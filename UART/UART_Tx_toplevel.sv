==> flow/design.v <==
module BCD_conv ( 
    input logic [3:0] number_in,
    output logic [6:0] number_out   
);
always_comb begin
    unique case(number_in)
    4'b0000 : number_out = 7'b1000000;
    4'b0001 : number_out = 7'b1111001;
    4'b0010 : number_out = 7'b0100100;
    4'b0011 : number_out = 7'b0110000;
    4'b0100 : number_out = 7'b0011001;
    4'b0110 : number_out = 7'b0000010;
    4'b0101 : number_out = 7'b0010010;
    4'b0111 : number_out = 7'b1111000;
    4'b1000 : number_out = 7'b0000000;
    4'b1001 : number_out = 7'b0010000;
    4'b1010 : number_out = 7'b0001000;
    4'b1011 : number_out = 7'b0000011;
    4'b1100 : number_out = 7'b1000110;
    4'b1101 : number_out = 7'b0100001;
    4'b1110 : number_out = 7'b0000110;
    4'b1111 : number_out = 7'b0001110;
    endcase
end
endmodule
module UART_Tx #(
    parameter int FPGA_clk_freq = 50000000,
    parameter int baudrate = 115200
) (
    input logic         clk,
    input logic         rst,
    input logic         i_TX_DV,
    input logic [7:0]   i_TX_Byte,
    output logic        o_TX_Active,
    output logic        o_TX_Serial,
    output logic        o_TX_Done
);
localparam int CLKS_PER_BIT = FPGA_clk_freq / baudrate;
typedef enum logic [2:0] {
    IDLE,
    START_BIT,
    DATA_BITS,
    STOP_BIT,
    CLEANUP,
    XXX
} state_t;
state_t state_r = IDLE;
logic [$clog2(CLKS_PER_BIT):0] Clock_Count_r = '0;
logic [2:0] Bit_Index_r = '0;
logic [7:0] TX_Data_r = '0;
logic       TX_Active_r = 1'b0;
logic       TX_Done_r = 1'b0;
always_ff @(posedge clk) begin
    if(rst) begin
        state_r <= IDLE;
        Clock_Count_r <= '0;
        Bit_Index_r <= '0;
        TX_Data_r <= '0;
        TX_Active_r <= 1'b0;
        TX_Done_r <= 1'b0;
    end else begin
        case(state_r)
            IDLE: begin
                o_TX_Serial <= 1'b1;  
                TX_Done_r <= 1'b0;
                Clock_Count_r <= '0;
                Bit_Index_r <= '0;
                if(i_TX_DV) begin
                    TX_Active_r <= 1'b1;
                    TX_Data_r <= i_TX_Byte;  
                    state_r <= START_BIT;
                end
            end
            START_BIT: begin
                o_TX_Serial <= 1'b0;  
                if(Clock_Count_r < CLKS_PER_BIT - 1) Clock_Count_r <= Clock_Count_r + 1;
                else begin
                    Clock_Count_r <= '0;
                    state_r <= DATA_BITS;
                end
            end
            DATA_BITS: begin
                o_TX_Serial <= TX_Data_r[Bit_Index_r];  
                if(Clock_Count_r < CLKS_PER_BIT - 1) Clock_Count_r <= Clock_Count_r + 1;  
                else begin
                    Clock_Count_r <= '0;
                    if(Bit_Index_r < 7) Bit_Index_r <= Bit_Index_r + 1;  
                    else begin
                        Bit_Index_r <= '0;  
                        state_r <= STOP_BIT;  
                    end
                end
            end
            STOP_BIT: begin
                o_TX_Serial <= 1'b1;  
                if(Clock_Count_r < CLKS_PER_BIT - 1) Clock_Count_r <= Clock_Count_r + 1;
                else begin
                    Clock_Count_r <= '0;
                    TX_Done_r <= 1'b1;  
                    TX_Active_r <= 1'b0;  
                    state_r <= CLEANUP;  
                end
            end
            CLEANUP: begin  
                state_r <= IDLE;
            end
            XXX: state_r <= XXX;
            default: state_r <= IDLE;
        endcase
    end
end
assign o_TX_Active = TX_Active_r;
assign o_TX_Done = TX_Done_r;
endmodule
module UART_Tx_toplevel (
    input logic         clk,
    input logic         rst,
    input logic         TX_DV,
    input logic [7:0]   TX_Byte,
    output logic        UART_Line,
    output logic        Transmit_Done,
    output logic [6:0]  SSG1,
    output logic [6:0]  SSG2
);
logic TX_Done, TX_Active, TX_Serial;
assign UART_Line = TX_Active ? TX_Serial : 1'b1;
UART_Tx #(
    .CLKS_PER_BIT()) UART_TX_INST_l
    (
        .clk(clk),
        .rst(~rst),
        .i_TX_DV(~TX_DV),
        .i_TX_Byte(TX_Byte),
        .o_TX_Active(TX_Active),
        .o_TX_Serial(TX_Serial),
        .o_TX_Done(Transmit_Done)
    );
BCD_conv SevenSeg0_l(
    .number_in(TX_Byte[7:4]),
    .number_out(SSG2)
);
BCD_conv SevenSeg1_l(
    .number_in(TX_Byte[3:0]),
    .number_out(SSG1)
);
endmodule
-- From RTL to reports: UART_Tx_toplevel
Tool output for the design above, in the order of the flow.
Lines are those of the file above, counted from 1.
Operators carry their Yosys type and port widths (W data, S select, Z words).
Cell names lack the library's common part.
A cell with n/a has no value.
- design top: UART_Tx_toplevel
- clock input: clk
- cell library: sky130hd
- timing corner: tt_025C_1v80

-- Word level
Counts by Yosys on the flattened word-level netlist (proc, flatten, opt, wreduce; memories kept). Register bits leave out memories and registers merged into their read ports (data or address). Print and check cells are left out.
Yosys's memory passes give these memory sizes; they may raise the number of words (mostly to a power of two), join words into wider ones and drop unused or constant bits.
- noted $add $sub $neg: 2
- $mul: 0
- mux-type cells: 18
- shift-type cells: 1
- div/mod/pow operators: 0
- noted equal/unequal tests: 9
- noted bitwise operators: 1
- magnitude comparators: 2
- reductions and logical operators at 13
- operators with widths (kind ; number):
    $mux W3 ; 7
    $pmux W10 S2 ; 1
    $pmux W3 S5 ; 1
    $add A10 B1 Y10 const B ; 1
    $lt A10 B9 Y1 const B ; 1
    $ne A2 B2 Y1 const B ; 5
    $mux W10 ; 1
    $reduce_and A2 Y1 ; 4
    $shiftx A8 B3 Y1 ; 1
    $eq A3 B2 Y1 const B ; 2
    $pmux W3 S2 ; 1
    $reduce_and A5 Y1 ; 1
    $reduce_bool A2 Y1 ; 2
    $reduce_bool A4 Y1 ; 1
    $pmux W1 S2 ; 2
    $mux W1 ; 4
    $add A3 B1 Y3 const B ; 1
    $eq A3 B1 Y1 const B ; 1
    $lt A3 B3 Y1 const B ; 1
    $eq A3 B3 Y1 const B ; 1
    $logic_not A3 Y1 ; 1
    $reduce_and A3 Y1 ; 1
    $reduce_bool A3 Y1 ; 1
    $reduce_or A3 Y1 ; 1
    $pmux W1 S3 ; 1
    $reduce_or A2 Y1 ; 1
    $not A1 Y1 ; 1
- memory bits (writable) at 0
- input port bits at 11
- clocked read ports x word width at 0
- noted output and inout bits: 16
- noted latch bits: 0
- bits in registers at 27
- elaborated cells at 55
- noted ROM bits: 224
- memory cells: 2
- memories (name ; words ; bits a word ; read ports ; wr ports ; RTL line ; text):
    (name not given) ; 16 ; 7 ; 1 ; 0 ; 6 ; unique case(number_in)
    (name not given) ; 16 ; 7 ; 1 ; 0 ; 6 ;

-- Longest topological paths
Yosys ltp: most cells in a row. Word level: on the elaborated netlist, between registers, memories and ports. Mapped: between sequential cells and ports; inverters and the memories' decode and read muxes count.
- word-level depth at 4
- noted ABC_AREA: 0
- noted mapped depth: 7

-- After synthesis
Source: synth_stat.txt of the flow (Yosys; design flattened, memories mapped). It holds for the ABC_AREA given above (unset counts as 0); a run with the other value may have another netlist.
Totals and module areas in this step are rounded.
- noted mapped flip-flops: 27
- mapped area: 1830 µm²
- noted cell count: 230
- cells by type (type ; number ; total area (µm²)):
    dfxtp_1 ; 26 ; 520.499
    ha_1 ; 15 ; 187.68
    mux2i_1 ; 14 ; 140.134
    nand2_1 ; 24 ; 90.086
    nor2_1 ; 22 ; 82.579
    mux4_2 ; 3 ; 67.565
    a21oi_1 ; 13 ; 65.062
    o21ai_0 ; 13 ; 65.062
    nor3_1 ; 10 ; 50.048
    inv_1 ; 12 ; 45.043
    nand3_1 ; 9 ; 45.043
    a31oi_1 ; 7 ; 43.792
    clkbuf_1 ; 10 ; 37.536
    nand2b_1 ; 6 ; 37.536
    nand4_1 ; 5 ; 31.28
    nor2b_1 ; 5 ; 31.28
    edfxtp_1 ; 1 ; 30.029
    nor3b_1 ; 3 ; 22.522
Other cell types: 21; their cells: 32.
The figures by module come from a second, unflattened synthesis with its own total; it is not the netlist above.
- cell total of the unflattened synthesis at 210
- noted area (unflattened synthesis): 1850 µm²
Each row is one instance without its submodules.
- modules (module ; cells ; area (µm²) ; instances):
    UART_Tx ; 143 ; 1290 ; 1
    BCD_conv ; 32 ; 275 ; 2
    UART_Tx_toplevel ; 3 ; 13.8 ; 1

-- Timing after synthesis
Path of least setup slack by OpenSTA after synthesis, without wires, with an ideal clock, recovery checks aside; 20% of the period is set as input and as output delay. Where synthesis merged equal registers, the netlist keeps one of their names.
- kind: input-to-output
- start: input TX_Byte[1]
- end: output SSG1[0]
- noted path buffers: 0
- arrival at 1347 ps
- stages on the path: 5
- noted data required time: 1688 ps
- path delay: 925 ps
- noted setup slack: 341 ps
- input delay: 422 ps
- noted period: 2110 ps
- noted synthesis period reached: 1769 ps
"path delay" = arrival - input delay + setup time.
At an output port there is no setup time.
"stages on the path" counts driving pins, that of a launching flip-flop among them; a cell with two outputs on the path counts twice.
"synthesis period reached" = period - worst setup slack (recovery checks aside). The figure is calculated, with input and output delays left at 20% of the set period.
The rows between start and end are the longest chain of elaborated cells between them; the timing report does not say that the signal goes this way. Where chains are equally long, one stands for them.
Each line given opens the expression or statement behind the cell; cells for indexed reads and writes are added by Yosys, which also makes memories of some case tables.
A memory read counts as a cell of the chain, while the word-level depth stops at memories.
- path through: inv_1 -> ha_1 -> nor2b_1 -> or3b_2 -> o21ai_0
- length of the longest elaborated chain at 1
- noted elaborated cells on any way between the ends: 1
- source lines of those cells: 1
- RTL lines, path post-synthesis (what ; RTL line ; text):
    start: declaration ; 119 ; input logic [7:0]   TX_Byte,
    $mem_v2 Z16 W7 ; 6 ; unique case(number_in)
    end: declaration ; 122 ; output logic [6:0]  SSG1,

-- Path in the finished layout
From the final timing report of flow run A: the path of least setup slack in the routed layout; clock arrival at registers is part of the times.
The report prints the path's times to 10 ps; the period is as set.
- kind: reg-to-reg
- start: register UART_TX_INST_l.Clock_Count_r[1]
- end: register UART_TX_INST_l.state_r[0]
- noted period: 1130 ps
- noted data required time: 1320 ps
- noted setup slack: -370 ps
- stages on the path: 7
- arrival at 1690 ps
- noted path buffers: 0
The rows between start and end are the longest chain of elaborated cells between them; the timing report does not say that the signal goes this way. Where chains are equally long, one stands for them.
A register here has more assigning lines than the two given.
- path through: dfxtp_2 -> inv_2 -> ha_4 -> nor3b_4 -> o21a_4 -> or4_1 -> a31oi_1
- length of the longest elaborated chain at 3
- noted elaborated cells on any way between the ends: 9
- RTL lines, path post-layout (what ; RTL line ; text):
    start: declaration ; 48 ; logic [$clog2(CLKS_PER_BIT):0] Clock_Count_r = '0;
    start: assignment ; 76 ; if(Clock_Count_r < CLKS_PER_BIT - 1) Clock_Count_r <= Clock_Count_r + 1;
    start: assignment ; 84 ; if(Clock_Count_r < CLKS_PER_BIT - 1) Clock_Count_r <= Clock_Count_r + 1;
    $lt A10 B9 Y1 ; 96 ; if(Clock_Count_r < CLKS_PER_BIT - 1) Clock_Count_r <= Clock_Count_r + 1;
    $mux W3 ; 96 ;
    $pmux W3 S5 ; 62 ; case(state_r)
    end: assignment ; 55 ; state_r <= IDLE;
    end: assignment ; 71 ; state_r <= START_BIT;
    end: declaration ; 47 ; state_t state_r = IDLE;

Subject: flow runs of UART_Tx_toplevel

Hi,

Module UART_Tx_toplevel, platform sky130hd: 2 stored runs of the flow (Yosys, OpenROAD) with differing settings, in no particular order. Input and output delays are each 20% of the period that was set; the output load is 0.01 pF.
"period reached" is the run's clock period less its worst setup slack. It is reckoned from that one timing run; input and output delays stay at 20% of the period that was set.
"worst path time" = time allowed to the worst setup path (clock period - input delay - output delay, where it has them) - its slack; a late launch clock adds to it, a late capture clock takes from it.
"power consumption": no workload was simulated; the value follows from the tool's default switching activity.
"worst path time" is known to 10 ps.
Measured values are rounded.

Flow run A

==> flow/run.sh <==
#!/bin/bash
# the make line also repeats the synthesis and layout settings of config.mk as NAME=value (left out here)
make -C /OpenROAD-flow-scripts/flow DESIGN_CONFIG=/design/flow/config.mk WORK_HOME=/design/flow/orfs CLKGATE_MAP_FILE= finish
==> flow/config.mk <==
export PLATFORM = sky130hd
export DESIGN_NAME = UART_Tx_toplevel
export DESIGN_NICKNAME = UART_Tx_toplevel
export VERILOG_FILES = /design/flow/design.v
export SDC_FILE = /design/flow/constraint.sdc
export NUM_CORES = 4
export LEC_CHECK = 0
export CAP_MARGIN = 20
export CORE_ASPECT_RATIO = 1.68
export CORE_MARGIN = 2
export CORE_UTILIZATION = 15
export CTS_CLUSTER_DIAMETER = 134
export MAX_ROUTING_LAYER = met5
export SLEW_MARGIN = 20
export TNS_END_PERCENT = 40
==> flow/constraint.sdc <==
create_clock -name core_clock -period 1.13 [get_ports {clk}]
set_input_delay 0.2260 -clock core_clock [delete_from_list [all_inputs] [get_ports {clk}]]
set_output_delay 0.2260 -clock core_clock [all_outputs]
set_load 0.01 [all_outputs]

Measured in flow run A:
- synthesized cell area: 1830 µm²
- full die area: 13100 µm²
- noted the area of the standard cells in the finished layout: 3450 µm²
- post-layout utilization: 0.288
- worst setup slack after layout at -369 ps
- noted the total negative slack on setup checks: -8570 ps
- final worst hold slack at 332 ps
- noted the power consumption: 2.63 mW
- period reached at 1499 ps
- noted the worst path time: 1500 ps
- worst setup path type: reg-to-reg

Flow run B

==> flow/run.sh <==
#!/bin/bash
# the make line also repeats the synthesis and layout settings of config.mk as NAME=value (left out here)
make -C /OpenROAD-flow-scripts/flow DESIGN_CONFIG=/design/flow/config.mk WORK_HOME=/design/flow/orfs CLKGATE_MAP_FILE= finish
==> flow/config.mk <==
export PLATFORM = sky130hd
export DESIGN_NAME = UART_Tx_toplevel
export DESIGN_NICKNAME = UART_Tx_toplevel
export VERILOG_FILES = /design/flow/design.v
export SDC_FILE = /design/flow/constraint.sdc
export NUM_CORES = 4
export LEC_CHECK = 0
export ABC_AREA = 0
export CAP_MARGIN = 20
export CELL_PAD_IN_SITES_GLOBAL_PLACEMENT = 1
export CORE_ASPECT_RATIO = 1.01
export CORE_MARGIN = 5
export CORE_UTILIZATION = 17
export CTS_CLUSTER_SIZE = 63
export MIN_ROUTING_LAYER = met1
export SETUP_SLACK_MARGIN = 0.22
export SLEW_MARGIN = 20
==> flow/constraint.sdc <==
create_clock -name core_clock -period 2.46 [get_ports {clk}]
set_input_delay 0.4920 -clock core_clock [delete_from_list [all_inputs] [get_ports {clk}]]
set_output_delay 0.4920 -clock core_clock [all_outputs]
set_load 0.01 [all_outputs]

Measured in flow run B:
- synthesized cell area: 1830 µm²
- full die area: 12900 µm²
- noted the area of the standard cells in the finished layout: 2480 µm²
- post-layout utilization: 0.233
- worst setup slack after layout at 293 ps
- noted the total negative slack on setup checks: 0 ps
- final worst hold slack at 500 ps
- noted the power consumption: 0.958 mW
- period reached at 2167 ps
- noted the worst path time: 1180 ps
- worst setup path type: input-to-output

Regards
