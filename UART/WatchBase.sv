==> flow/design.v <==
module UART_Rx #(
    parameter int FPGA_clk_freq = 50000000,
    parameter int baudrate = 115200
) (
    input logic         clk,  
    input logic         rst,
    input logic         i_RX_Serial,  
    output logic        o_RX_DV,  
    output logic [7:0]  o_RX_Byte  
);
localparam int CLKS_PER_BIT = FPGA_clk_freq / baudrate;
typedef enum logic [2:0] {
    IDLE,
    START_BIT,
    DATA_BITS,
    STOP_BIT,
    CLEANUP,
    XXX
} state_t;
state_t state_r = IDLE;
logic [$clog2(CLKS_PER_BIT):0] Clock_Count_r = '0;  
logic [2:0] Bit_Index_r = '0;  
logic [7:0] RX_Byte_r = '0;  
logic       RX_DV_r = 1'b0;  
logic [$clog2(CLKS_PER_BIT*12):0] timeout_counter = 0;
logic timeout;
always_ff @(posedge clk) begin
    if (rst || state_r == IDLE) begin
        timeout_counter <= 0;
        timeout <= 1'b0;
    end else begin
        if (timeout_counter < CLKS_PER_BIT*12)   
            timeout_counter <= timeout_counter + 1;
        else
            timeout <= 1'b1;
    end
end
always_ff @(posedge clk) begin
    if(rst) begin
        state_r <= IDLE;
        Clock_Count_r <= '0;
        Bit_Index_r <= '0;
        RX_Byte_r <= '0;
        RX_DV_r <= 1'b0;
    end else begin
        case(state_r)
            IDLE: begin  
                RX_DV_r <= 1'b0;
                Clock_Count_r <= '0;
                Bit_Index_r <= '0;
                if(i_RX_Serial == 1'b0) state_r <= START_BIT;  
            end  
            START_BIT: begin  
                if(Clock_Count_r == (CLKS_PER_BIT-1)/2) begin
                    if(i_RX_Serial == 1'b0) begin  
                        Clock_Count_r <= '0;  
                        state_r <= DATA_BITS;
                    end else state_r <= IDLE;  
                end else begin
                    Clock_Count_r <= Clock_Count_r + 1'b1;  
                end
            end  
            DATA_BITS: begin  
                if(Clock_Count_r < CLKS_PER_BIT-1) begin  
                    Clock_Count_r <= Clock_Count_r + 1'b1;
                end else begin  
                    Clock_Count_r <= '0;
                    RX_Byte_r[Bit_Index_r] <= i_RX_Serial;
                    if(Bit_Index_r < 7) begin
                        Bit_Index_r <= Bit_Index_r + 1'b1;
                    end else begin
                        Bit_Index_r <= '0;
                        state_r <= STOP_BIT;
                    end
                end
            end  
            STOP_BIT: begin  
                if(Clock_Count_r < CLKS_PER_BIT-1) begin
                    Clock_Count_r <= Clock_Count_r + 1'b1;
                end else begin
                    Clock_Count_r <= '0;
                    if(i_RX_Serial == 1'b1) begin  
                        RX_DV_r <= 1'b1;
                        state_r <= CLEANUP;
                    end else state_r <= IDLE;  
                end
            end
            CLEANUP: begin
                RX_DV_r <= 1'b0;  
                state_r <= IDLE;
            end
            XXX: begin
                state_r <= XXX;
            end
            default: state_r <= IDLE;
        endcase
        if (timeout) begin
            Clock_Count_r <= 0;
            Bit_Index_r <= 0;
            RX_DV_r <= 1'b0;
            state_r <= IDLE;
        end
    end
end
assign o_RX_DV = RX_DV_r;
assign o_RX_Byte = RX_Byte_r;
endmodule  
module UART_Tx #(
    parameter int FPGA_clk_freq = 50000000,
    parameter int baudrate = 115200
) (
    input logic         clk,
    input logic         rst,
    input logic         i_TX_DV,
    input logic [7:0]   i_TX_Byte,
    output logic        o_TX_Active,
    output logic        o_TX_Serial,
    output logic        o_TX_Done
);
localparam int CLKS_PER_BIT = FPGA_clk_freq / baudrate;
typedef enum logic [2:0] {
    IDLE,
    START_BIT,
    DATA_BITS,
    STOP_BIT,
    CLEANUP,
    XXX
} state_t;
state_t state_r = IDLE;
logic [$clog2(CLKS_PER_BIT):0] Clock_Count_r = '0;
logic [2:0] Bit_Index_r = '0;
logic [7:0] TX_Data_r = '0;
logic       TX_Active_r = 1'b0;
logic       TX_Done_r = 1'b0;
always_ff @(posedge clk) begin
    if(rst) begin
        state_r <= IDLE;
        Clock_Count_r <= '0;
        Bit_Index_r <= '0;
        TX_Data_r <= '0;
        TX_Active_r <= 1'b0;
        TX_Done_r <= 1'b0;
    end else begin
        case(state_r)
            IDLE: begin
                o_TX_Serial <= 1'b1;  
                TX_Done_r <= 1'b0;
                Clock_Count_r <= '0;
                Bit_Index_r <= '0;
                if(i_TX_DV) begin
                    TX_Active_r <= 1'b1;
                    TX_Data_r <= i_TX_Byte;  
                    state_r <= START_BIT;
                end
            end
            START_BIT: begin
                o_TX_Serial <= 1'b0;  
                if(Clock_Count_r < CLKS_PER_BIT - 1) Clock_Count_r <= Clock_Count_r + 1;
                else begin
                    Clock_Count_r <= '0;
                    state_r <= DATA_BITS;
                end
            end
            DATA_BITS: begin
                o_TX_Serial <= TX_Data_r[Bit_Index_r];  
                if(Clock_Count_r < CLKS_PER_BIT - 1) Clock_Count_r <= Clock_Count_r + 1;  
                else begin
                    Clock_Count_r <= '0;
                    if(Bit_Index_r < 7) Bit_Index_r <= Bit_Index_r + 1;  
                    else begin
                        Bit_Index_r <= '0;  
                        state_r <= STOP_BIT;  
                    end
                end
            end
            STOP_BIT: begin
                o_TX_Serial <= 1'b1;  
                if(Clock_Count_r < CLKS_PER_BIT - 1) Clock_Count_r <= Clock_Count_r + 1;
                else begin
                    Clock_Count_r <= '0;
                    TX_Done_r <= 1'b1;  
                    TX_Active_r <= 1'b0;  
                    state_r <= CLEANUP;  
                end
            end
            CLEANUP: begin  
                state_r <= IDLE;
            end
            XXX: state_r <= XXX;
            default: state_r <= IDLE;
        endcase
    end
end
assign o_TX_Active = TX_Active_r;
assign o_TX_Done = TX_Done_r;
endmodule
module WatchBase #(
    parameter int FPGA_clk_freq = 50000000,
    parameter int baudrate = 115200,
    parameter int WIDTH = 8,
    parameter int DEPTH = 4
) (
    input logic         clk,
    input logic         rst,
    input logic         i_RX_Serial,
    output logic        UART_Line,
    output logic o_TX_Serial,
    output logic o_TX_Done
);
logic             fifo_rst;
logic             full;
logic             wr_en;
logic [WIDTH-1:0] wr_data;
logic             empty;
logic             rd_en;
logic [WIDTH-1:0] rd_data;
logic            o_TX_Active;
assign UART_Line = o_TX_Active ? o_TX_Serial : 1'b1;  
UART_Rx #(
    .FPGA_clk_freq(FPGA_clk_freq),
    .baudrate(baudrate)) UART_RX_INST_l
    (
        .clk(clk),
        .rst(rst),
        .i_RX_Serial(i_RX_Serial),
        .o_RX_DV(wr_en),
        .o_RX_Byte(wr_data)
    );
fifo #(
    .WIDTH(WIDTH),
    .DEPTH(DEPTH)
) FIFO_INST_l (
    .clk(clk),
    .rst(fifo_rst),
    .full(full),
    .wr_en(wr_en),
    .wr_data(wr_data),
    .empty(empty),
    .rd_en(rd_en),
    .rd_data(rd_data)
);
UART_Tx #(
    .FPGA_clk_freq(FPGA_clk_freq),
    .baudrate(baudrate)) UART_TX_INST_l
    (
        .clk(clk),
        .rst(rst),
        .i_TX_DV(rd_en),  
        .i_TX_Byte(rd_data),
        .o_TX_Active(o_TX_Active),
        .o_TX_Serial(o_TX_Serial),
        .o_TX_Done(o_TX_Done)  
    );
typedef enum logic [2:0] {
    IDLE,
    TRANSMIT,
    STOP,
    XXX
} state_t;
state_t state_r = IDLE;
always_ff @(posedge clk or posedge rst) begin
    if (rst) begin
        rd_en <= 1'b0;
        state_r <= IDLE;
        fifo_rst <= 1'b1;
    end else begin
        case(state_r)
            IDLE : begin
                if(full) state_r <= TRANSMIT;
            end
            TRANSMIT : begin
                if(!empty) begin
                    rd_en <= 1'b1;
                end else begin
                    rd_en <= 1'b0;
                    state_r <= STOP;
                end
            end
            STOP : begin
                fifo_rst <= 1'b1;
                if(empty) begin
                    fifo_rst <= 1'b0;
                    state_r <= IDLE;
                end
            end
        endcase
    end
end
endmodule
module fifo #(
    parameter int WIDTH = 8,
    parameter int DEPTH = 4
) (
    input  logic             clk,
    input  logic             rst,
    output logic             full,
    input  logic             wr_en,
    input  logic [WIDTH-1:0] wr_data,
    output logic             empty,
    input  logic             rd_en,
    output logic [WIDTH-1:0] rd_data
);
    logic [WIDTH-1:0] ram[DEPTH];
    logic valid_wr, valid_rd;
    localparam int ADDR_WIDTH = $clog2(DEPTH) + 1;
    logic [ADDR_WIDTH-1:0] wr_addr_r, rd_addr_r;
    always_ff @(posedge clk) begin
        if (valid_wr) ram[wr_addr_r[ADDR_WIDTH-2:0]] <= wr_data;
        rd_data <= ram[rd_addr_r[ADDR_WIDTH-2:0]];
    end
    always_ff @(posedge clk or posedge rst) begin
        if (rst) begin
            rd_addr_r <= '0;
            wr_addr_r <= '0;
        end else begin
            if (valid_wr) wr_addr_r <= wr_addr_r + 1'b1;
            if (valid_rd) rd_addr_r <= rd_addr_r + 1'b1;
        end
    end
    assign valid_wr = wr_en && !full;
    assign valid_rd = rd_en && !empty;
    assign full = rd_addr_r[ADDR_WIDTH-2:0] == wr_addr_r[ADDR_WIDTH-2:0] && rd_addr_r[ADDR_WIDTH-1] != wr_addr_r[ADDR_WIDTH-1];
    assign empty = rd_addr_r == wr_addr_r;
endmodule
Tool chain data of WatchBase --
The steps from the RTL of WatchBase to its reports follow in flow order. Line numbers count from 1 in the design file above. Cell names lack the library's common part. A cell with - has no value.
Design: design top WatchBase, clock port clk, standard-cell library sky130hd, library corner tt_025C_1v80

Word-level counts --
Yosys after proc, flatten, opt, wreduce and memory -nomap, before mapping. Memory bits, and registers merged into a memory's read port (data or address), are not among the register bits. Print and check cells are not counted. Yosys's memory passes give these memory sizes; they may raise the number of words (mostly to a power of two), join words into wider ones and drop unused or constant bits.
Bit counts: bits in registers 78, bits in latches 0, bits in writable memories 32, memory bits (read-only) 0, clocked read ports x word width 8, memories 1, input bits 3, output and inout bits 3, word-level cells 149
Operators by class: add/subtract/negate cells 8, multipliers 0, div/mod/pow operators 0, $lt $le $gt $ge 5, equal/unequal tests 30, shift-type cells 3, multiplexer cells 44, bitwise operators 5, reduce/logical cells 34
Memories:
- FIFO_INST_l.ram | words 4, width 8, read ports 1, write ports 1, RTL line 303 | logic [WIDTH-1:0] ram[DEPTH];
Operator list (count):
- 2-to-1 mux 3 bit | 18
- 2-to-1 mux 10 bit | 4
- parallel mux 10 bit (select 3 bit) | 1
- parallel mux 3 bit (select 5 bit) | 2
- adder 10 x 1 -> 10 bit (second input constant) | 2
- less-than comparator 10 x 9 -> 1 bit (second input constant) | 2
- != test 2 bit (second input constant) | 10
- parallel mux 10 bit (select 2 bit) | 1
- equality test 3 x 2 -> 1 bit (second input constant) | 5
- adder 14 x 1 -> 14 bit (second input constant) | 1
- less-than comparator 14 x 13 -> 1 bit (second input constant) | 1
- AND reduction 2 bit | 7
- adder 3 x 1 -> 3 bit (second input constant) | 4
- parallel mux 3 bit (select 2 bit) | 2
- equality test 10 x 8 -> 1 bit (second input constant) | 1
- AND reduction 5 bit | 2
- equality test 3 x 1 -> 1 bit (second input constant) | 3
- equality test 3 bit (second input constant) | 3
- zero test 3 bit | 3
- parallel mux 3 bit (select 3 bit) | 1
- variable shift 1 x 4 -> 8 bit | 1
- variable shift 1 x 4 -> 8 bit (first input constant) | 1
- != test 2 x 1 -> 1 bit (second input constant) | 4
- nonzero test 2 bit | 4
- OR reduction 2 bit | 4
- nonzero test 4 bit | 2
- variable part select 8 x 3 -> 1 bit | 1
- bitwise AND 8 bit | 1
Other operator kinds: 21; their cells: 38.

Logic depth --
Longest topological path by Yosys (ltp), each cell counted once; first at word level (registers and memories cut), then after technology mapping (sequential cells cut; the memories' decode and read muxes count).
Depth: depth after elaboration 5, ABC_AREA 0, gate-level depth with buffers 8, gate-level depth less buffers 7

Mapped cells and area --
Yosys stat after the flow's synthesis: flattened, memories mapped to cells. It holds for the ABC_AREA given above (unset counts as 0); a run with the other value may have another netlist.
Cells by type:
- dfxtp_1 | count 74, total area 1.48E+03 µm²
- edfxtp_1 | count 33, total area 990.95 µm²
- ha_1 | count 20, total area 250.24 µm²
- dfrtp_1 | count 9, total area 225.216 µm²
- mux4_2 | count 10, total area 225.216 µm²
- xor2_1 | count 25, total area 218.96 µm²
- nor2_1 | count 51, total area 191.434 µm²
- nand2_1 | count 38, total area 142.637 µm²
- a21oi_1 | count 24, total area 120.115 µm²
- nand3_1 | count 17, total area 85.082 µm²
- inv_1 | count 21, total area 78.826 µm²
- and3_1 | count 12, total area 75.072 µm²
- a32o_1 | count 7, total area 70.067 µm²
- xnor2_1 | count 8, total area 70.067 µm²
- mux2i_1 | count 5, total area 50.048 µm²
- nor3_1 | count 10, total area 50.048 µm²
- o21ai_0 | count 10, total area 50.048 µm²
- clkbuf_1 | count 13, total area 48.797 µm²
Not listed: further types 44, cells in them 98.
Synthesis totals: standard cells after synthesis 485, synthesis area 5193.7 µm², area of sequential cells 2723.9 µm², flip-flops 117, buffer cells 16
The figures by module come from a second, unflattened synthesis with its own total; it is not the netlist above.
Unflattened totals: cells (unflattened synthesis) 516, area (unflattened synthesis) 5471.5 µm²
Rows give one instance, submodules left out.
Modules:
- UART_Rx | times used 1, cells 252, area 2099.5 µm², seq. area 800.8 µm²
- fifo | times used 1, cells 99, area 1839.3 µm², seq. area 1271.2 µm²
- UART_Tx | times used 1, cells 143, area 1286.2 µm², seq. area 550.5 µm²
- WatchBase | times used 1, cells 22, area 246.5 µm², seq. area 101.3 µm²

Path before layout --
Source: OpenSTA report_checks on the synthesized netlist (no wires, ideal clock, input and output delay 20% of the period each), path of least setup slack; recovery checks are left aside. Register names are those of the netlist, which keeps one name where synthesis merged equal registers.
Path post-synthesis: path kind register to register, from register UART_RX_INST_l.Bit_Index_r[0], to register UART_RX_INST_l.RX_Byte_r[3], period 3120 ps, setup time 117 ps, time at the first pin 0 ps, data arrival time 1903 ps, data required time 3003 ps, setup slack 1100 ps, path delay 2020 ps, stages on the path 7, buffers on the path 0, synthesis period reached 2020 ps
"path delay" is the arrival time less input delay plus setup time. "stages on the path": output pins that drive a net of the path, with the launching flip-flop's if there is one; two outputs of one cell count as two. "synthesis period reached" is the clock period less the worst setup slack; recovery checks do not enter. This is arithmetic on one report: input and output delays are still those of the set period (20% each). Between the ends stands the longest chain of elaborated cells between them, by number of cells; it is not shown to be the way that was timed. Of several equally long chains one is given. A line is the first line of the expression or statement that the cell stems from. Yosys adds cells for indexed reads and writes and turns some case tables into memories. A register here has more assigning lines than the two given.
On the way, post-synthesis: cell sequence dfxtp_1 -> inv_1 -> ha_1 -> xor2_1 -> nor4_1 -> nand2_1 -> a32o_1, cells in the longest elaborated chain 5, elaborated cells on any way between the ends 6, RTL lines with such cells 1, those cells by class 1 x add/sub; 2 x shift; 3 x logic
Ends and longest elaborated chain, post-synthesis:
- from (decl) | RTL line 22 | logic [2:0] Bit_Index_r = '0;
- from (assign) | RTL line 42 | Bit_Index_r <= '0;
- from (assign) | RTL line 70 | Bit_Index_r <= Bit_Index_r + 1'b1;
- negation 3 -> 4 bit | RTL line 68 | RX_Byte_r[Bit_Index_r] <= i_RX_Serial;
- variable shift 1 x 4 -> 8 bit | RTL line 68
- NOT 8 bit | RTL line 68
- bitwise AND 8 bit | RTL line 68
- bitwise OR 8 bit | RTL line 68
- to (assign) | RTL line 43 | RX_Byte_r <= '0;
- to (assign) | RTL line 68
- to (decl) | RTL line 23 | logic [7:0] RX_Byte_r = '0;

Timing after layout --
From the final timing report of flow run A: the path of least setup slack in the routed layout; clock arrival at registers is part of the times. The report prints the path's times to 10 ps; the period is as set.
Path after layout: path kind register to register, from register UART_RX_INST_l.timeout_counter[7], to register UART_RX_INST_l.timeout_counter[5], period 2230 ps, setup time 70 ps, time at the first pin 410 ps, data arrival time 2410 ps, data required time 2580 ps, setup slack 160 ps, stages on the path 6, buffers on the path 0
Between the ends stands the longest chain of elaborated cells between them, by number of cells; it is not shown to be the way that was timed. Of several equally long chains one is given.
On the way, after layout: cell sequence dfxtp_1 -> or4_4 -> a211oi_4 -> nor2_2 -> or3_1 -> a21oi_1, cells in the longest elaborated chain 1, elaborated cells on any way between the ends 1, RTL lines with such cells 1, those cells by class 1 x compare
Ends and longest elaborated chain, after layout:
- from (decl) | RTL line 25 | logic [$clog2(CLKS_PER_BIT*12):0] timeout_counter = 0;
- from (assign) | RTL line 29 | timeout_counter <= 0;
- from (assign) | RTL line 33 | timeout_counter <= timeout_counter + 1;
- less-than comparator 14 x 13 -> 1 bit | RTL line 32 | if (timeout_counter < CLKS_PER_BIT*12)
- to (assign) | RTL line 29
- to (assign) | RTL line 33
- to (decl) | RTL line 25

Data sheet: physical implementation of WatchBase

Settings and measured results of 2 stored flow runs for module WatchBase (sky130hd), not sorted in any way. The constraints put input and output delay at 20% of the set period each and load the outputs with 0.01 pF.
"reached clock period" means the clock period less the worst setup slack. The figure is calculated, with input and output delays left at 20% of the set period.
"critical setup path time" is the time allowed to the run's worst setup path (the clock period less input and output delay, where it has them) less its slack. Clock arrival times count: a late capture clock shortens it, a late launch clock lengthens it.
By "power consumption" is meant OpenSTA's value without simulated activity: inputs other than the clock are taken to toggle once in ten clock periods, and the tool carries that through the logic.
"critical setup path time" is given in steps of 10 ps.

[flow run A] flow files
==> flow/run.sh <==
#!/bin/bash
# the make line also repeats the synthesis and layout settings of config.mk as NAME=value (left out here)
make -C /OpenROAD-flow-scripts/flow DESIGN_CONFIG=/design/flow/config.mk WORK_HOME=/design/flow/orfs CLKGATE_MAP_FILE= finish
==> flow/config.mk <==
export PLATFORM = sky130hd
export DESIGN_NAME = WatchBase
export DESIGN_NICKNAME = WatchBase
export VERILOG_FILES = /design/flow/design.v
export SDC_FILE = /design/flow/constraint.sdc
export NUM_CORES = 4
export LEC_CHECK = 0
export ABC_AREA = 0
export CAP_MARGIN = 5
export CELL_PAD_IN_SITES_DETAIL_PLACEMENT = 1
export CORE_ASPECT_RATIO = 1.87
export CORE_MARGIN = 2
export CORE_UTILIZATION = 20
export PLACE_DENSITY_LB_ADDON = 0.17
export SETUP_SLACK_MARGIN = -0.12
export SLEW_MARGIN = 20
==> flow/constraint.sdc <==
create_clock -name core_clock -period 2.23 [get_ports {clk}]
set_input_delay 0.4460 -clock core_clock [delete_from_list [all_inputs] [get_ports {clk}]]
set_output_delay 0.4460 -clock core_clock [all_outputs]
set_load 0.01 [all_outputs]

[flow run A] result: summed negative setup slack 0 ps; reached clock period 2069 ps; final utilization 0.248; worst setup slack after layout 161 ps; critical setup path time 2070 ps; kind of the worst setup path register to register; synthesis area 5193.7 µm²; power consumption 4.938 mW; std-cell area (final layout) 6322.3 µm²; area inside the die boundary 27337.8 µm²

[flow run B] flow files
==> flow/run.sh <==
#!/bin/bash
# the make line also repeats the synthesis and layout settings of config.mk as NAME=value (left out here)
make -C /OpenROAD-flow-scripts/flow DESIGN_CONFIG=/design/flow/config.mk WORK_HOME=/design/flow/orfs CLKGATE_MAP_FILE= finish
==> flow/config.mk <==
export PLATFORM = sky130hd
export DESIGN_NAME = WatchBase
export DESIGN_NICKNAME = WatchBase
export VERILOG_FILES = /design/flow/design.v
export SDC_FILE = /design/flow/constraint.sdc
export NUM_CORES = 4
export LEC_CHECK = 0
export CAP_MARGIN = 20
export CORE_MARGIN = 2
export CORE_UTILIZATION = 17
export CTS_CLUSTER_DIAMETER = 60
export CTS_CLUSTER_SIZE = 98
export SLEW_MARGIN = 20
==> flow/constraint.sdc <==
create_clock -name core_clock -period 2.14 [get_ports {clk}]
set_input_delay 0.4280 -clock core_clock [delete_from_list [all_inputs] [get_ports {clk}]]
set_output_delay 0.4280 -clock core_clock [all_outputs]
set_load 0.01 [all_outputs]

[flow run B] result: reached clock period 1964 ps; area inside the die boundary 31965.9 µm²; worst setup slack after layout 176 ps; critical setup path time 1960 ps; kind of the worst setup path register to register; final utilization 0.217; summed negative setup slack 0 ps; synthesis area 5193.7 µm²; std-cell area (final layout) 6468.7 µm²; power consumption 5.062 mW
