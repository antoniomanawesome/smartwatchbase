==> flow/design.v <==
module BCD_conv ( 
    input logic [3:0] number_in,
    output logic [6:0] number_out   
);
always_comb begin
    unique case(number_in)
    4'b0000 : number_out = 7'b1000000;
    4'b0001 : number_out = 7'b1111001;
    4'b0010 : number_out = 7'b0100100;
    4'b0011 : number_out = 7'b0110000;
    4'b0100 : number_out = 7'b0011001;
    4'b0110 : number_out = 7'b0000010;
    4'b0101 : number_out = 7'b0010010;
    4'b0111 : number_out = 7'b1111000;
    4'b1000 : number_out = 7'b0000000;
    4'b1001 : number_out = 7'b0010000;
    4'b1010 : number_out = 7'b0001000;
    4'b1011 : number_out = 7'b0000011;
    4'b1100 : number_out = 7'b1000110;
    4'b1101 : number_out = 7'b0100001;
    4'b1110 : number_out = 7'b0000110;
    4'b1111 : number_out = 7'b0001110;
    endcase
end
endmodule
module UART_Rx #(
    parameter int FPGA_clk_freq = 50000000,
    parameter int baudrate = 115200
) (
    input logic         clk,  
    input logic         rst,
    input logic         i_RX_Serial,  
    output logic        o_RX_DV,  
    output logic [7:0]  o_RX_Byte  
);
localparam int CLKS_PER_BIT = FPGA_clk_freq / baudrate;
typedef enum logic [2:0] {
    IDLE,
    START_BIT,
    DATA_BITS,
    STOP_BIT,
    CLEANUP,
    XXX
} state_t;
state_t state_r = IDLE;
logic [$clog2(CLKS_PER_BIT):0] Clock_Count_r = '0;  
logic [2:0] Bit_Index_r = '0;  
logic [7:0] RX_Byte_r = '0;  
logic       RX_DV_r = 1'b0;  
logic [$clog2(CLKS_PER_BIT*12):0] timeout_counter = 0;
logic timeout;
always_ff @(posedge clk) begin
    if (rst || state_r == IDLE) begin
        timeout_counter <= 0;
        timeout <= 1'b0;
    end else begin
        if (timeout_counter < CLKS_PER_BIT*12)   
            timeout_counter <= timeout_counter + 1;
        else
            timeout <= 1'b1;
    end
end
always_ff @(posedge clk) begin
    if(rst) begin
        state_r <= IDLE;
        Clock_Count_r <= '0;
        Bit_Index_r <= '0;
        RX_Byte_r <= '0;
        RX_DV_r <= 1'b0;
    end else begin
        case(state_r)
            IDLE: begin  
                RX_DV_r <= 1'b0;
                Clock_Count_r <= '0;
                Bit_Index_r <= '0;
                if(i_RX_Serial == 1'b0) state_r <= START_BIT;  
            end  
            START_BIT: begin  
                if(Clock_Count_r == (CLKS_PER_BIT-1)/2) begin
                    if(i_RX_Serial == 1'b0) begin  
                        Clock_Count_r <= '0;  
                        state_r <= DATA_BITS;
                    end else state_r <= IDLE;  
                end else begin
                    Clock_Count_r <= Clock_Count_r + 1'b1;  
                end
            end  
            DATA_BITS: begin  
                if(Clock_Count_r < CLKS_PER_BIT-1) begin  
                    Clock_Count_r <= Clock_Count_r + 1'b1;
                end else begin  
                    Clock_Count_r <= '0;
                    RX_Byte_r[Bit_Index_r] <= i_RX_Serial;
                    if(Bit_Index_r < 7) begin
                        Bit_Index_r <= Bit_Index_r + 1'b1;
                    end else begin
                        Bit_Index_r <= '0;
                        state_r <= STOP_BIT;
                    end
                end
            end  
            STOP_BIT: begin  
                if(Clock_Count_r < CLKS_PER_BIT-1) begin
                    Clock_Count_r <= Clock_Count_r + 1'b1;
                end else begin
                    Clock_Count_r <= '0;
                    if(i_RX_Serial == 1'b1) begin  
                        RX_DV_r <= 1'b1;
                        state_r <= CLEANUP;
                    end else state_r <= IDLE;  
                end
            end
            CLEANUP: begin
                RX_DV_r <= 1'b0;  
                state_r <= IDLE;
            end
            XXX: begin
                state_r <= XXX;
            end
            default: state_r <= IDLE;
        endcase
        if (timeout) begin
            Clock_Count_r <= 0;
            Bit_Index_r <= 0;
            RX_DV_r <= 1'b0;
            state_r <= IDLE;
        end
    end
end
assign o_RX_DV = RX_DV_r;
assign o_RX_Byte = RX_Byte_r;
endmodule  
module UART_Rx_toplevel (
    input logic         clk,
    input logic         RX_Serial,
    output logic        RX_DV,
    output logic [6:0]  SSG1,
    output logic [6:0]  SSG2,
    output logic [7:0] RX_Byte
);
logic data_valid;
assign RX_DV = ~data_valid;
UART_Rx #(
    .CLKS_PER_BIT()) UART_RX_INST_l
    (
        .clk(clk),
        .rst(1'b0),
        .i_RX_Serial(RX_Serial),
        .o_RX_DV(data_valid),
        .o_RX_Byte(RX_Byte)
    );
BCD_conv SevenSeg0_l(
    .number_in(RX_Byte[7:4]),
    .number_out(SSG2)
);
BCD_conv SevenSeg1_l(
    .number_in(RX_Byte[3:0]),
    .number_out(SSG1)
);
endmodule
-- Step by step through the tools: UART_Rx_toplevel
The steps from the RTL of UART_Rx_toplevel to its reports follow in flow order.
Line numbers count from 1 in the design file above.
Operators: Yosys type, input widths -> output width; for muxes data width and select width s.
Library cell names are shortened.
A cell with n/a has no value.
- top: UART_Rx_toplevel
- clock port: clk
- cell library: sky130hd
- timing corner: tt_025C_1v80

-- Word level
Counts by Yosys on the flattened word-level netlist (proc, flatten, opt, wreduce; memories kept). Register bits leave out memories and registers merged into their read ports (data or address). Print and check cells are left out. Cells with the same type and inputs are merged into one.
Memory sizes are those after Yosys's memory passes, which may raise the word count (mostly to a power of two), join words into wider ones and drop unused or constant bits.
- register bits at 40
- ROM bits: 224
- noted memory cells: 2
- memory list (memory ; depth ; bits a word ; rd ports ; write ports ; RTL line ; text):
    (no name shown) ; 16 ; 7 ; 1 ; 0 ; 6 ; unique case(number_in)
    (no name shown) ; 16 ; 7 ; 1 ; 0 ; 6 ;
- $add $sub $neg: 4
- noted magnitude comparators: 3
- noted equality and inequality tests: 13
- noted shift operators: 2
- multiplexer cells at 18
- noted bitwise gates (word level): 5
- noted reductions and logical operators: 11
- operator list (kind ; count):
    $pmux 10 s3 ; 1
    $mux 10 ; 3
    $mux 3 ; 8
    $pmux 3 s5 ; 1
    $add 14x1->14 const B ; 1
    $lt 14x13->1 const B ; 1
    $add 10x1->10 const B ; 1
    $eq 10x8->1 const B ; 1
    $lt 10x9->1 const B ; 1
    $ne 2x2->1 const B ; 5
    $shift 1x4->8 ; 1
    $shift 1x4->8 const A ; 1
    $and 8x8->8 ; 1
    $or 8x8->8 ; 1
    $not 8->8 ; 1
    $reduce_and 2->1 ; 3
    $eq 3x2->1 const B ; 2
    $eq 3x3->1 const B ; 2
    $pmux 3 s2 ; 1
    $reduce_and 5->1 ; 1
    $reduce_bool 2->1 ; 2
    $reduce_or 2->1 ; 2
    $neg 3->4 ; 1
    $add 3x1->3 const B ; 1
    $eq 3x1->1 const B ; 1
    $lt 3x3->1 const B ; 1
    $ne 3x3->1 const B ; 1
    $logic_not 3->1 ; 1
Other operator kinds: 7; their cells: 9.

-- Depth
Depth = most cells in a row (Yosys ltp): at word level without a register or memory, in the mapped netlist without a sequential cell, where the memories' decode and read muxes count.
- noted depth in word-level cells: 5
- noted ABC_AREA: 0
- gate-level depth with buffers at 8

-- Mapped cells and area
Source: synth_stat.txt of the flow (Yosys; design flattened, memories mapped). It holds for the ABC_AREA given above (unset counts as 0); a run with the other value may have another netlist.
The area totals of this step are shown rounded.
- noted mapped cells: 310
- chip area (Yosys) at 2560 µm²
- noted sequential part of the area: 881 µm²
- noted flip-flop cells: 40
- buffer cells: 15
- cell types (type ; count):
    dfxtp_1 ; 32
    edfxtp_1 ; 8
    ha_1 ; 18
    nand2_1 ; 38
    nor2_1 ; 36
    o21ai_0 ; 21
    xor2_1 ; 10
    nand3_1 ; 15
    a21oi_1 ; 11
    inv_1 ; 14
    a31oi_1 ; 8
    mux2i_1 ; 5
    clkbuf_1 ; 12
    mux2_2 ; 4
    nand3b_1 ; 5
    nor3_1 ; 7
    nor2b_1 ; 5
    a32o_1 ; 3
Not listed: further types 38, cells in them 58.
The figures by module come from a second, unflattened synthesis with its own total; it is not the netlist above.
- cell total of the unflattened synthesis: 317
- noted area total of the unflattened synthesis: 2650 µm²
Each row is one instance without its submodules.
- modules (module ; instances ; cells ; area (µm²) ; seq. area (µm²)):
    UART_Rx ; 1 ; 251 ; 2090 ; 801
    BCD_conv ; 2 ; 32 ; 275 ; 0.0
    UART_Rx_toplevel ; 1 ; 2 ; 7.5 ; 0.0

-- Path before layout
Path of least setup slack by OpenSTA after synthesis, without wires, with an ideal clock, recovery checks aside; 20% of the period is set as input and as output delay. Where synthesis merged equal registers, the netlist keeps one of their names.
- path kind: reg2out
- from: register UART_RX_INST_l.RX_Byte_r[5]
- to: output port SSG2[0]
- clock period: 3.09 ns
- noted time at the first pin: 0.000 ns
- arrival time: 1.481 ns
- noted data required time: 2.472 ns
- setup slack: 0.991 ns
- delay of the path at 1.481 ns
- stages on the path at 6
- noted path buffers: 0
- synthesis period reached: 2.099 ns
"delay of the path" is the arrival time less input delay plus setup time.
At an output port there is no setup time.
"stages on the path": output pins that drive a net of the path, with the launching flip-flop's if there is one; two outputs of one cell count as two.
"synthesis period reached" is the clock period less the worst setup slack; recovery checks do not enter. This is arithmetic on one report: input and output delays are still those of the set period (20% each).
The rows between start and end are the longest chain of elaborated cells between them; the timing report does not say that the signal goes this way. Where chains are equally long, one stands for them.
Each line given opens the expression or statement behind the cell; cells for indexed reads and writes are added by Yosys, which also makes memories of some case tables.
A memory read counts as a cell of the chain, while the word-level depth stops at memories.
- path through: edfxtp_1 inv_1 ha_1 nor2b_1 or3b_2 o21ai_0
- cells in the longest elaborated chain at 1
- elaborated cells between the ends (all ways): 1
- RTL lines with such cells at 1
- RTL lines, path post-synthesis (element ; RTL line ; text):
    start, declared ; 48 ; logic [7:0] RX_Byte_r = '0;
    start, assigned ; 68 ; RX_Byte_r <= '0;
    start, assigned ; 93 ; RX_Byte_r[Bit_Index_r] <= i_RX_Serial;
    $mem_v2 16x7 ; 6 ; unique case(number_in)
    end, declared ; 138 ; output logic [6:0]  SSG2,

-- Worst path after layout
From the final timing report of run 1: the path of least setup slack in the routed layout; clock arrival at registers is part of the times.
- path kind: reg2out
- from: register UART_RX_INST_l.RX_Byte_r[5]
- to: output port SSG2[0]
- clock period: 2.97 ns
- noted time at the first pin: 0.29 ns
- arrival time: 2.25 ns
- noted data required time: 2.38 ns
- setup slack: 0.13 ns
- stages on the path at 7
- noted path buffers: 1
The rows between start and end are the longest chain of elaborated cells between them; the timing report does not say that the signal goes this way. Where chains are equally long, one stands for them.
A memory read counts as a cell of the chain, while the word-level depth stops at memories.
- path through: edfxtp_1 inv_2 ha_1 nor2b_1 or3b_2 o21ai_0 clkdlybuf4s50_1
- cells in the longest elaborated chain at 1
- elaborated cells between the ends (all ways): 1
- RTL lines with such cells at 1
- RTL lines, path after layout (element ; RTL line ; text):
    start, declared ; 48 ; logic [7:0] RX_Byte_r = '0;
    start, assigned ; 68 ; RX_Byte_r <= '0;
    start, assigned ; 93 ; RX_Byte_r[Bit_Index_r] <= i_RX_Serial;
    $mem_v2 16x7 ; 6 ; unique case(number_in)
    end, declared ; 138 ; output logic [6:0]  SSG2,

Hand-over note for UART_Rx_toplevel

UART_Rx_toplevel through Yosys and OpenROAD on sky130hd: 2 stored runs, unordered, with their settings and measured results. The constraints put input and output delay at 20% of the set period each and load the outputs with 0.01 pF.
"period achieved" is the run's clock period less its worst setup slack. It is reckoned from that one timing run; input and output delays stay at 20% of the period that was set.
"worst setup path time" = time allowed to the worst setup path (clock period - input delay - output delay, where it has them) - its slack; a late launch clock adds to it, a late capture clock takes from it.
By "power consumption" is meant OpenSTA's value without simulated activity: inputs other than the clock are taken to toggle once in ten clock periods, and the tool carries that through the logic.
Values from the reports are rounded here.

Run 1
Settings were period_ns = 2.97; CAP_MARGIN = 20; CORE_MARGIN = 2; CORE_UTILIZATION = 40; SLEW_MARGIN = 20
- std-cell area (final layout): 2990 µm²
- worst hold slack after layout: 0.489 ns
- total negative slack on setup checks: 0.000 ns
- noted the period achieved: 2.840 ns
- noted the utilization: 47.7 %
- noted the power consumption: 1.25 mW
- worst setup slack after layout at 0.130 ns
- noted the netlist area reported by Yosys: 2560 µm²
- noted the die area: 7070 µm²
- worst setup path time at 2.25 ns
- critical path type: reg2out

Run 2
Settings were period_ns = 2.04; CORE_UTILIZATION = 28; SETUP_SLACK_MARGIN = 0.33; PLACE_DENSITY = 0.78; HOLD_SLACK_MARGIN = 0.29; CORE_MARGIN = 9; TNS_END_PERCENT = 90; ABC_AREA = 0; GPL_ROUTABILITY_DRIVEN = 1; CTS_CLUSTER_DIAMETER = 42; CAP_MARGIN = 35; SLEW_MARGIN = 20
- std-cell area (final layout): 4020 µm²
- worst hold slack after layout: 0.515 ns
- total negative slack on setup checks: -0.236 ns
- noted the period achieved: 2.157 ns
- noted the utilization: 45.7 %
- noted the power consumption: 2.09 mW
- worst setup slack after layout at -0.117 ns
- noted the netlist area reported by Yosys: 2560 µm²
- noted the die area: 12900 µm²
- worst setup path time at 1.75 ns
- critical path type: reg2out

End of note.
